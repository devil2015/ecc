==> flow/design.v <==
`timescale 1ns / 1ps
module Register_Module#(
parameter Data=256)(
input  wire               clk,
input  wire               wr_reg,
input  wire  [Data-1:0]   Input_Data_A,
input wire   [Data-1:0]   Input_Data_B,
input  wire               Reg_fifo_In_Core2,
input  wire               Reg_fifo_In_Core1,
input  wire   [1:0]       Addr_Reg_A_1,
input  wire   [1:0]       Addr_Reg_A_2,
input  wire   [1:0]       Addr_Reg_B,
input wire    [1:0]       Data_A_B_Core1,         
input wire                Msb_Core1,              
input wire                Mul_Msb,
output reg   [Data-1:0]   Data_Out_Core1,
output reg   [Data-1:0]   Data_Out_Core2  
    );
   reg [Data-1:0] Register_A[0:5],Register_B[0:5];
	reg [2:0]     X;
	always @(posedge clk) begin
	if(wr_reg)
		X<=2'h0;
	else
		X<=2'hz;
			case(X)
				2'h0:begin
					Register_A[0] <= Input_Data_A;
					Register_B[0] <= Input_Data_B;
					X<=2'h1;
					end
				2'h1:begin
					Register_A[1]<=Input_Data_A;
					Register_B[1] <=Input_Data_B;
					X<=2'h2;
					end
				2'h2:begin
					Register_A[2]<= Input_Data_A;
					Register_B[2] <=Input_Data_B;
					X<=2'h3;
					end
				endcase
			end
		always @(posedge clk) begin
			case(Data_A_B_Core1)
			2'h0:begin
				if(Msb_Core1)
					Data_Out_Core1<={Register_A[Addr_Reg_A_1][255:128],Register_B[Addr_Reg_A_2][255:128]};
					else
					Data_Out_Core1<={Register_A[Addr_Reg_A_1][127:0],  Register_B[Addr_Reg_A_2][127:0]};
					end
			2'h1:begin
					Data_Out_Core1<={Register_A[Addr_Reg_A_1][255:128],Register_A[Addr_Reg_A_2][127:0]};
				end
			2'h2:begin
					Data_Out_Core1<={Register_B[Addr_Reg_A_1][255:128],Register_B[Addr_Reg_A_2][127:0]};
					end
				endcase
				if(Mul_Msb)
					Data_Out_Core2<={Register_A[Addr_Reg_B][255:128],Register_B[Addr_Reg_B][255:128]};
					else
					Data_Out_Core2<={Register_A[Addr_Reg_B][127:0],  Register_B[Addr_Reg_B][127:0]};
					end
	endmodule				
Reports on Register_Module. The steps from the RTL of Register_Module to its reports follow in flow order. Line numbers count from 1 in the design file above. Cell names lack the library's common part. A cell with - has no value.

Top: Register_Module. Clock: clk. Standard-cell library: sky130hd. Timing corner: tt_025C_1v80.

Elaborated design. Yosys after proc, flatten, opt, wreduce and memory -nomap, before mapping. Print and check cells are not counted. Equal cells are merged and count once.

The entry for word width x clocked read ports reads 0. Under register bits after elaboration stands 2050. Cells after elaboration: 39. The entry for memory bits (read-only) reads 0. For bits in latches the number is 0. The figure for output and inout port bits is 512. For bits in writable memories the number is 0. Under memories kept stands 0.

The figure for equality and inequality tests is 13. For mux-type cells the number is 11. The entry for bitwise operators reads 0. The figure for multipliers is 0. Divide/modulo/power cells: 0. The entry for add/sub/neg operators reads 0. Under $lt $le $gt $ge stands 0. For reductions and logical operators the number is 6. The figure for shift operators is 0.

Operator list (number): 256-bit case mux with 4-bit select (5); 256-bit case mux with 3-bit select (1); 128-bit case mux with 4-bit select (1); 256-bit 2-to-1 mux (2); 2-bit == test with constant B (8); 2-bit by 1-bit == test with 1-bit output with constant B (5); 2-bit logical NOT (4); 2-bit case mux with 3-bit select (1); 3-bit logical NOT (1); 3-bit nonzero test (1); 2-bit 2-to-1 mux (1).

Longest topological paths. Longest topological path by Yosys (ltp), each cell counted once; first at word level (registers and memories cut), then after technology mapping (sequential cells cut; the memories' decode and read muxes count).

Under word-level depth stands 4. Under ABC_AREA stands 0. The figure for depth in mapped cells is 8. The entry for mapped depth without buffers reads 5.

After synthesis. Yosys stat after the flow's synthesis: flattened, memories mapped to cells. It holds for the ABC_AREA given above (unset counts as 0); a run with the other value may have another netlist. The area totals of this step are shown rounded.

Cells by type: edfxtp_1 (number 1792, area in all 5.38E+04 um^2); a221o_1 (number 716, area in all 7.17E+03 um^2); mux4_2 (number 256, area in all 5765.53 um^2); dfxtp_1 (number 260, area in all 5.2E+03 um^2); a22o_1 (number 512, area in all 4.48E+03 um^2); nand2b_1 (number 716, area in all 4.48E+03 um^2); nand3_1 (number 716, area in all 3.58E+03 um^2); a32oi_1 (number 243, area in all 2.13E+03 um^2); a31oi_1 (number 243, area in all 1.52E+03 um^2); buf_2 (number 291, area in all 1.46E+03 um^2); clkbuf_1 (number 278, area in all 1.04E+03 um^2); buf_6 (number 62, area in all 698.17 um^2); a221oi_1 (number 52, area in all 455.437 um^2); nor2b_1 (number 26, area in all 162.656 um^2); buf_1 (number 40, area in all 150.144 um^2); o32a_1 (number 13, area in all 130.125 um^2); a211o_1 (number 13, area in all 113.859 um^2); ha_1 (number 9, area in all 112.608 um^2).

Other cell types: 7; their cells: 87.

Synthesis area: 0.093 mm^2. Under standard cells after synthesis stands 6325. Under sequential part of the area stands 0.059 mm^2. The entry for buffers reads 682. The entry for mapped flip-flops reads 2052.

Path before layout. Source: OpenSTA report_checks on the synthesized netlist (no wires, ideal clock, input and output delay 20% of the period each), path of least setup slack; recovery checks are left aside. Register names are those of the netlist, which keeps one name where synthesis merged equal registers.

Path kind: reg2reg. From: reg X. To: reg X. For launch time at the first pin the number is 0.000 ns. The entry for clock period reads 15.3 ns. For path slack the number is 2.391 ns. The figure for arrival time is 11.516 ns. The figure for buffers on the path is 0. The entry for path delay reads 12.909 ns. The figure for stages is 1. Under synthesis period reached stands 12.909 ns.

"path delay" is the arrival time less input delay plus setup time. "stages" counts driving pins, that of a launching flip-flop among them; a cell with two outputs on the path counts twice. "synthesis period reached" is the clock period less the worst setup slack; recovery checks do not enter. This is arithmetic on one report: input and output delays are still those of the set period (20% each). Where an end lacks its bit number, it is one bit of the signal, or one of the new flip-flops if synthesis recoded a state register. A register here has more assigning lines than the two given.

Cell sequence: dfxtp_1.

Ends and longest elaborated chain, after synthesis: start: assignment (line 23) `X<=2'h0;`; start: assignment (line 25) `X<=2'hz;`; end: assignment (line 23); end: assignment (line 25).

No chain of elaborated cells between the ends is given.

Timing after layout. From the final timing report of run 1: the path of least setup slack in the routed layout; clock arrival at registers is part of the times.

Path kind: in2reg. From: in Data_A_B_Core1[0]. To: reg Data_Out_Core1[109]. For path slack the number is 12.98 ns. For launch time at the first pin the number is 4.20 ns. The figure for arrival time is 8.45 ns. The figure for input delay is 4.20 ns. The entry for clock period reads 21.0 ns. The figure for stages is 7. The figure for buffers on the path is 4.

The rows between start and end are the longest chain of elaborated cells between them; the timing report does not say that the signal goes this way. Where chains are equally long, one stands for them. A line is the first line of the expression or statement that the cell stems from. Yosys adds cells for indexed reads and writes and turns some case tables into memories. A register here has more assigning lines than the two given. The path ends at the data pin of a flip-flop with enable; ways to the enable are not counted.

Cell sequence: clkdlybuf4s50_1 -> ha_1 -> buf_2 -> buf_2 -> clkbuf_1 -> a31oi_1 -> a32oi_1. For length of the longest elaborated chain the number is 2. The entry for elaborated cells between the ends (all ways) reads 4. Under source lines of those cells stands 1. Classes of those cells: eq/ne: 2; mux: 1; reduce/logical: 1.

Ends and longest elaborated chain, post-layout: start: declaration (line 13) `input wire    [1:0]       Data_A_B_Core1,`; 2-bit == test (line 45) `case(Data_A_B_Core1)`; 256-bit case mux with 3-bit select (line 45); end: assignment (line 48) `Data_Out_Core1<={Register_A[Addr_Reg_A_1][255:128],Register_B[Addr_Reg_A_2][255:128]};`; end: assignment (line 50) `Data_Out_Core1<={Register_A[Addr_Reg_A_1][127:0], Register_B[Addr_Reg_A_2][127:0]};`; end: declaration (line 16) `output reg   [Data-1:0]   Data_Out_Core1,`.

Memo
Re: implementation data of Register_Module

Measured data: module Register_Module, platform sky130hd, 2 stored runs of the flow under differing settings, order arbitrary. Input and output delays are each 20% of the period that was set; the output load is 0.01 pF. "time on the worst setup path" means the part of the period allowed to the worst setup path (the constraints hold back 20% at inputs and 20% at outputs) less its slack; where the path has registers, the arrival times of their clocks count too. "total design power" is the tool's figure for a default switching activity; nothing was simulated. Measured values are rounded.

Files of run 1:
==> flow/run.sh <==
#!/bin/bash
# the make line also repeats the synthesis and layout settings of config.mk as NAME=value (left out here)
make -C /OpenROAD-flow-scripts/flow DESIGN_CONFIG=/design/flow/config.mk WORK_HOME=/design/flow/orfs CLKGATE_MAP_FILE= finish
==> flow/config.mk <==
export PLATFORM = sky130hd
export DESIGN_NAME = Register_Module
export DESIGN_NICKNAME = Register_Module
export VERILOG_FILES = /design/flow/design.v
export SDC_FILE = /design/flow/constraint.sdc
export NUM_CORES = 4
export LEC_CHECK = 0
export CAP_MARGIN = 20
export CORE_MARGIN = 5
export CORE_UTILIZATION = 60
export CTS_CLUSTER_DIAMETER = 314
export CTS_CLUSTER_SIZE = 22
export GPL_TIMING_DRIVEN = 0
export HOLD_SLACK_MARGIN = 0.12
export PLACE_DENSITY_LB_ADDON = 0.12
export SLEW_MARGIN = 20
==> flow/constraint.sdc <==
create_clock -name core_clock -period 21.0 [get_ports {clk}]
set_input_delay 4.2000 -clock core_clock [delete_from_list [all_inputs] [get_ports {clk}]]
set_output_delay 4.2000 -clock core_clock [all_outputs]
set_load 0.01 [all_outputs]

Results of run 1. The chip area after synthesis (Yosys) reads 0.093 mm^2. The area inside the die boundary comes to 0.16 mm^2. The measured standard-cell area after routing is 0.11 mm^2. The smallest setup slack comes to 13 ns. The worst hold slack is 0.33 ns. The measured total design power is 0.0086 W. The measured time on the worst setup path is 3.82 ns. Worst setup path type: in2reg.

Files of run 2:
==> flow/run.sh <==
#!/bin/bash
# the make line also repeats the synthesis and layout settings of config.mk as NAME=value (left out here)
make -C /OpenROAD-flow-scripts/flow DESIGN_CONFIG=/design/flow/config.mk WORK_HOME=/design/flow/orfs CLKGATE_MAP_FILE= finish
==> flow/config.mk <==
export PLATFORM = sky130hd
export DESIGN_NAME = Register_Module
export DESIGN_NICKNAME = Register_Module
export VERILOG_FILES = /design/flow/design.v
export SDC_FILE = /design/flow/constraint.sdc
export NUM_CORES = 4
export LEC_CHECK = 0
export CAP_MARGIN = 20
export CORE_MARGIN = 2
export CORE_UTILIZATION = 62
export SLEW_MARGIN = 20
==> flow/constraint.sdc <==
create_clock -name core_clock -period 15.9 [get_ports {clk}]
set_input_delay 3.1800 -clock core_clock [delete_from_list [all_inputs] [get_ports {clk}]]
set_output_delay 3.1800 -clock core_clock [all_outputs]
set_load 0.01 [all_outputs]

Results of run 2. The chip area after synthesis (Yosys) reads 0.093 mm^2. The area inside the die boundary comes to 0.15 mm^2. The measured standard-cell area after routing is 0.11 mm^2. The smallest setup slack comes to 8.8 ns. The worst hold slack is 0.33 ns. The measured total design power is 0.013 W. The measured time on the worst setup path is 3.95 ns. Worst setup path type: in2reg.
