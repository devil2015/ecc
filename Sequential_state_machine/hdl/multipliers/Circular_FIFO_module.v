==> flow/design.v <==
`timescale 1ns / 1ps
	module Fifo_512#(
	parameter Data=512,
	parameter Adbus=3)(
		 input wire              clk,
		 input wire              wr_en,            
		 input wire              rd_en,             
		 input wire [Data-1:0]   Data_in,
		 output reg [Data-1:0]   Data_out,
		 output wire             In_Busy,          
		 output wire 		       Out_Busy         
		 );
	assign In_Busy=count[3]?1'h1:1'h0;
	assign Out_Busy=(count==4'h0)?1'h1:1'h0;
	reg [Data-1:0]  Fifo_memory [0:7];
	reg [Adbus-1:0] rd_addr,wr_addr;                  
	reg [3:0] count;                                  
	initial begin
		rd_addr <= 6'h0;
		wr_addr <= 6'h0;
		count   <= 4'h0;
		end
	always@(posedge clk) begin
		if(wr_en && !count[3]) begin
			Fifo_memory [wr_addr] <=  Data_in;
			wr_addr            <= (wr_addr+1'h1)%4'h8;     
			end		
		if(rd_en && count[3:0]!=4'h0) begin
			Data_out <=  Fifo_memory [rd_addr];
			rd_addr  <= (rd_addr+1'h1)%4'h8;		
			end
		if(wr_en && !rd_en &&  !count[3])
				count <= count+1'h1;
		else if(!wr_en && rd_en && (count[3:0]!=4'h0))
				count <= count-1'h1;
		else
				count <=count;
	end
endmodule
### Step by step through the tools: Fifo_512

Tool output for the design above, in the order of the flow.
Lines are those of the file above, counted from 1.
A cell with n/a has no value.

| design | value |
|---|---|
| design top | Fifo_512 |
| clock | clk |
| standard-cell library | sky130hd |
| timing corner | tt_025C_1v80 |

### Elaborated design

Counts by Yosys on the flattened word-level netlist (proc, flatten, opt, wreduce; memories kept). Register bits leave out memories and registers merged into their read ports (data or address). Print and check cells are left out. Cells with the same type and inputs are merged into one.
Memory sizes are those after Yosys's memory passes, which may raise the word count (mostly to a power of two), join words into wider ones and drop unused or constant bits.

| cells by class | value |
|---|---|
| add/subtract/negate cells | 4 |
| mux-type cells | 7 |
| equality and inequality tests | 0 |
| reduce/logical cells | 12 |
| shifts and indexed selects | 0 |
| bitwise logic cells | 0 |
| order comparisons | 0 |
| divide/modulo/power cells | 0 |
| multiply operators | 0 |

Operators with widths:

| kind | number |
|---|---|
| 512-bit two-way mux | 1 |
| 4-bit two-way mux | 2 |
| 1-bit logical AND | 6 |
| 3-bit by 1-bit adder with 3-bit output (second input constant) | 2 |
| 4-bit by 1-bit adder with 4-bit output (second input constant) | 1 |
| 4-bit by 1-bit subtractor with 4-bit output (second input constant) | 1 |
| 4-bit zero test | 1 |
| 4-bit nonzero test | 1 |
| 1-bit zero test | 3 |
| 3-bit two-way mux | 1 |
| 1-bit two-way mux | 3 |
| 2-bit nonzero test | 1 |

| storage and ports | value |
|---|---|
| memories | 1 |
| latch bits | 0 |
| register bits | 10 |
| bits in read-only memories | 0 |
| output and inout bits | 514 |
| elaborated cells | 27 |
| word width x clocked read ports | 512 |
| RAM bits | 4096 |
| input port bits | 515 |

Memory list:

| memory | depth | bits a word | read ports | write ports | line | RTL |
|---|---|---|---|---|---|---|
| Fifo_memory | 8 | 512 | 1 | 1 | 15 | `reg [Data-1:0] Fifo_memory [0:7];` |

### Logic depth

Yosys ltp: most cells in a row. Word level: on the elaborated netlist, between registers, memories and ports. Mapped: between sequential cells and ports; inverters and the memories' decode and read muxes count.

| logic depth | value |
|---|---|
| word-level depth | 5 |
| ABC_AREA | 0 |
| depth in mapped cells | 6 |
| depth with buffers taken out | 6 |

### Synthesis result

Yosys stat after the flow's synthesis: flattened, memories mapped to cells. It holds for the ABC_AREA given above (unset counts as 0); a run with the other value may have another netlist.
Totals and module areas in this step are rounded.

Cell types:

| cell type | number | total area (um2) |
|---|---|---|
| sky130_fd_sc_hd__edfxtp_1 | 4618 | 1.39E+05 |
| sky130_fd_sc_hd__mux4_2 | 1024 | 2.31E+04 |
| sky130_fd_sc_hd__mux2_2 | 512 | 5765.53 |
| sky130_fd_sc_hd__buf_2 | 112 | 560.538 |
| sky130_fd_sc_hd__clkbuf_1 | 129 | 484.214 |
| sky130_fd_sc_hd__buf_6 | 29 | 326.563 |
| sky130_fd_sc_hd__buf_1 | 15 | 56.304 |
| sky130_fd_sc_hd__ha_1 | 4 | 50.048 |
| sky130_fd_sc_hd__nor2_1 | 7 | 26.275 |
| sky130_fd_sc_hd__xor2_1 | 3 | 26.275 |
| sky130_fd_sc_hd__fa_1 | 1 | 20.019 |
| sky130_fd_sc_hd__inv_1 | 4 | 15.014 |
| sky130_fd_sc_hd__nand2_1 | 4 | 15.014 |
| sky130_fd_sc_hd__nand2b_1 | 2 | 12.512 |
| sky130_fd_sc_hd__a21oi_1 | 2 | 10.01 |
| sky130_fd_sc_hd__nor3_1 | 2 | 10.01 |
| sky130_fd_sc_hd__xnor2_1 | 1 | 8.758 |
| sky130_fd_sc_hd__a21o_1 | 1 | 7.507 |

Other cell types: 3; their cells: 3.

| synthesis totals | value |
|---|---|
| cells in the netlist | 6473 |
| flip-flops | 4618 |
| mapped area | 0.17 mm2 |
| buffers | 285 |
| sequential part of the area | 0.14 mm2 |

### Timing after synthesis

OpenSTA on the mapped netlist: ideal clock, no wires. The path of least setup slack (recovery checks aside). Input and output delay are each 20% of the period. Register names are those of the netlist, which keeps one name where synthesis merged equal registers.

| path post-synthesis | value |
|---|---|
| path type | input to register |
| start | in wr_en |
| end | mem Fifo_memory[0][0] |
| path buffers | 0 |
| path delay | 36.883 ns |
| driving pins on the path | 3 |
| launch time at the first pin | 12.360 ns |
| input delay | 12.360 ns |
| path slack | 12.556 ns |
| arrival time | 47.229 ns |
| library setup time | 2.014 ns |
| required time | 59.786 ns |
| clock period | 61.8 ns |
| synthesis period reached | 49.244 ns |

"path delay" is the arrival time less input delay plus setup time.
"driving pins on the path": output pins that drive a net of the path, with the launching flip-flop's if there is one; two outputs of one cell count as two.
"synthesis period reached" = period - worst setup slack (recovery checks aside). The figure is calculated, with input and output delays left at 20% of the set period.
Between the ends stands the longest chain of elaborated cells between them, by number of cells; it is not shown to be the way that was timed. Of several equally long chains one is given.
Each line given opens the expression or statement behind the cell; cells for indexed reads and writes are added by Yosys, which also makes memories of some case tables.
The path ends at the enable pin of a flip-flop; only ways to that pin are counted.

| on the way, post-synthesis | value |
|---|---|
| cell sequence | sky130_fd_sc_hd__nor2b_1 sky130_fd_sc_hd__nand2b_1 sky130_fd_sc_hd__nor3_1 |
| cells in the longest elaborated chain | 2 |
| elaborated cells between the ends (all ways) | 3 |
| RTL lines with such cells | 1 |
| classes of those cells | 2 x mux; 1 x reduce/logical |

Ends and longest elaborated chain, post-synthesis:

| item | line | RTL |
|---|---|---|
| start: declaration | 6 | `input wire wr_en,` |
| 1-bit logical AND | 24 | `if(wr_en && !count[3]) begin` |
| 3-bit two-way mux | 24 |  |
| end: declaration | 15 | `reg [Data-1:0] Fifo_memory [0:7];` |

### Path in the finished layout

Path of least setup slack in the final report of job 1 (OpenROAD, finished layout, wires in). Where an end is a register, its clock arrival counts in the times.

| path post-layout | value |
|---|---|
| path type | input to register |
| start | in wr_en |
| end | mem Fifo_memory[3][344] |
| path buffers | 10 |
| arrival time | 16.15 ns |
| launch time at the first pin | 9.90 ns |
| input delay | 9.90 ns |
| path slack | 34.07 ns |
| required time | 50.22 ns |
| library setup time | 0.31 ns |
| driving pins on the path | 13 |
| clock period | 49.5 ns |

Between the ends stands the longest chain of elaborated cells between them, by number of cells; it is not shown to be the way that was timed. Of several equally long chains one is given.
The path ends at the enable pin of a flip-flop; only ways to that pin are counted.

| on the way, post-layout | value |
|---|---|
| cell sequence | sky130_fd_sc_hd__clkdlybuf4s50_1 sky130_fd_sc_hd__nor2b_1 sky130_fd_sc_hd__buf_4 sky130_fd_sc_hd__nand2b_1 sky130_fd_sc_hd__nor2_4 sky130_fd_sc_hd__buf_4 sky130_fd_sc_hd__buf_4 sky130_fd_sc_hd__buf_4 sky130_fd_sc_hd__buf_4 sky130_fd_sc_hd__buf_4 sky130_fd_sc_hd__buf_4 sky130_fd_sc_hd__buf_4 sky130_fd_sc_hd__buf_12 |
| cells in the longest elaborated chain | 2 |
| elaborated cells between the ends (all ways) | 3 |
| RTL lines with such cells | 1 |
| classes of those cells | 2 x mux; 1 x reduce/logical |

Ends and longest elaborated chain, post-layout:

| item | line | RTL |
|---|---|---|
| start: declaration | 6 | `input wire wr_en,` |
| 1-bit logical AND | 24 | `if(wr_en && !count[3]) begin` |
| 3-bit two-way mux | 24 |  |
| end: declaration | 15 | `reg [Data-1:0] Fifo_memory [0:7];` |

Add stored flow runs of Fifo_512

Stored flow runs of Fifo_512 (2 of them; Yosys, OpenROAD, sky130hd). They differ in their settings and are not a sequence. Constraints: input delay and output delay 20% of the set period each, output load 0.01 pF.
By "allowed time less slack (worst setup path)" is meant the share of the clock period that the worst setup path is allowed (20% is reserved at inputs, 20% at outputs), minus its slack. Clock arrival times at its registers enter into it.
Measured values are rounded.

## Job 1

==> flow/run.sh <==
#!/bin/bash
# the make line also repeats the synthesis and layout settings of config.mk as NAME=value (left out here)
make -C /OpenROAD-flow-scripts/flow DESIGN_CONFIG=/design/flow/config.mk WORK_HOME=/design/flow/orfs CLKGATE_MAP_FILE= finish
==> flow/config.mk <==
export PLATFORM = sky130hd
export DESIGN_NAME = Fifo_512
export DESIGN_NICKNAME = Fifo_512
export VERILOG_FILES = /design/flow/design.v
export SDC_FILE = /design/flow/constraint.sdc
export NUM_CORES = 4
export LEC_CHECK = 0
export CAP_MARGIN = 25
export CELL_PAD_IN_SITES_DETAIL_PLACEMENT = 1
export CORE_ASPECT_RATIO = 0.59
export CORE_MARGIN = 10
export CORE_UTILIZATION = 20
export GPL_ROUTABILITY_DRIVEN = 0
export HOLD_SLACK_MARGIN = 0.1
export MIN_ROUTING_LAYER = met1
export PLACE_DENSITY_LB_ADDON = 0.1
export SLEW_MARGIN = 20
==> flow/constraint.sdc <==
create_clock -name core_clock -period 49.5 [get_ports {clk}]
set_input_delay 9.9000 -clock core_clock [delete_from_list [all_inputs] [get_ports {clk}]]
set_output_delay 9.9000 -clock core_clock [all_outputs]
set_load 0.01 [all_outputs]

| result of job 1 | value |
|---|---|
| die footprint | 0.88 mm2 |
| Yosys chip area after synthesis | 0.17 mm2 |
| post-route worst hold slack | 0.63 ns |
| standard-cell area after routing | 0.21 mm2 |
| lowest setup slack | 34 ns |
| allowed time less slack (worst setup path) | 5.53 ns |
| class of the worst setup path | input to register |

## Job 2

==> flow/run.sh <==
#!/bin/bash
# the make line also repeats the synthesis and layout settings of config.mk as NAME=value (left out here)
make -C /OpenROAD-flow-scripts/flow DESIGN_CONFIG=/design/flow/config.mk WORK_HOME=/design/flow/orfs CLKGATE_MAP_FILE= finish
==> flow/config.mk <==
export PLATFORM = sky130hd
export DESIGN_NAME = Fifo_512
export DESIGN_NICKNAME = Fifo_512
export VERILOG_FILES = /design/flow/design.v
export SDC_FILE = /design/flow/constraint.sdc
export NUM_CORES = 4
export LEC_CHECK = 0
export ABC_AREA = 0
export CAP_MARGIN = 20
export CORE_ASPECT_RATIO = 1.77
export CORE_MARGIN = 10
export CORE_UTILIZATION = 57
export CTS_CLUSTER_SIZE = 88
export MIN_ROUTING_LAYER = met2
export PLACE_DENSITY_LB_ADDON = 0.02
export SETUP_SLACK_MARGIN = -1.82
export SLEW_MARGIN = 20
==> flow/constraint.sdc <==
create_clock -name core_clock -period 26.7 [get_ports {clk}]
set_input_delay 5.3400 -clock core_clock [delete_from_list [all_inputs] [get_ports {clk}]]
set_output_delay 5.3400 -clock core_clock [all_outputs]
set_load 0.01 [all_outputs]

| result of job 2 | value |
|---|---|
| die footprint | 0.32 mm2 |
| Yosys chip area after synthesis | 0.17 mm2 |
| post-route worst hold slack | 0.64 ns |
| standard-cell area after routing | 0.2 mm2 |
| lowest setup slack | 16 ns |
| allowed time less slack (worst setup path) | 5.73 ns |
| class of the worst setup path | input to register |
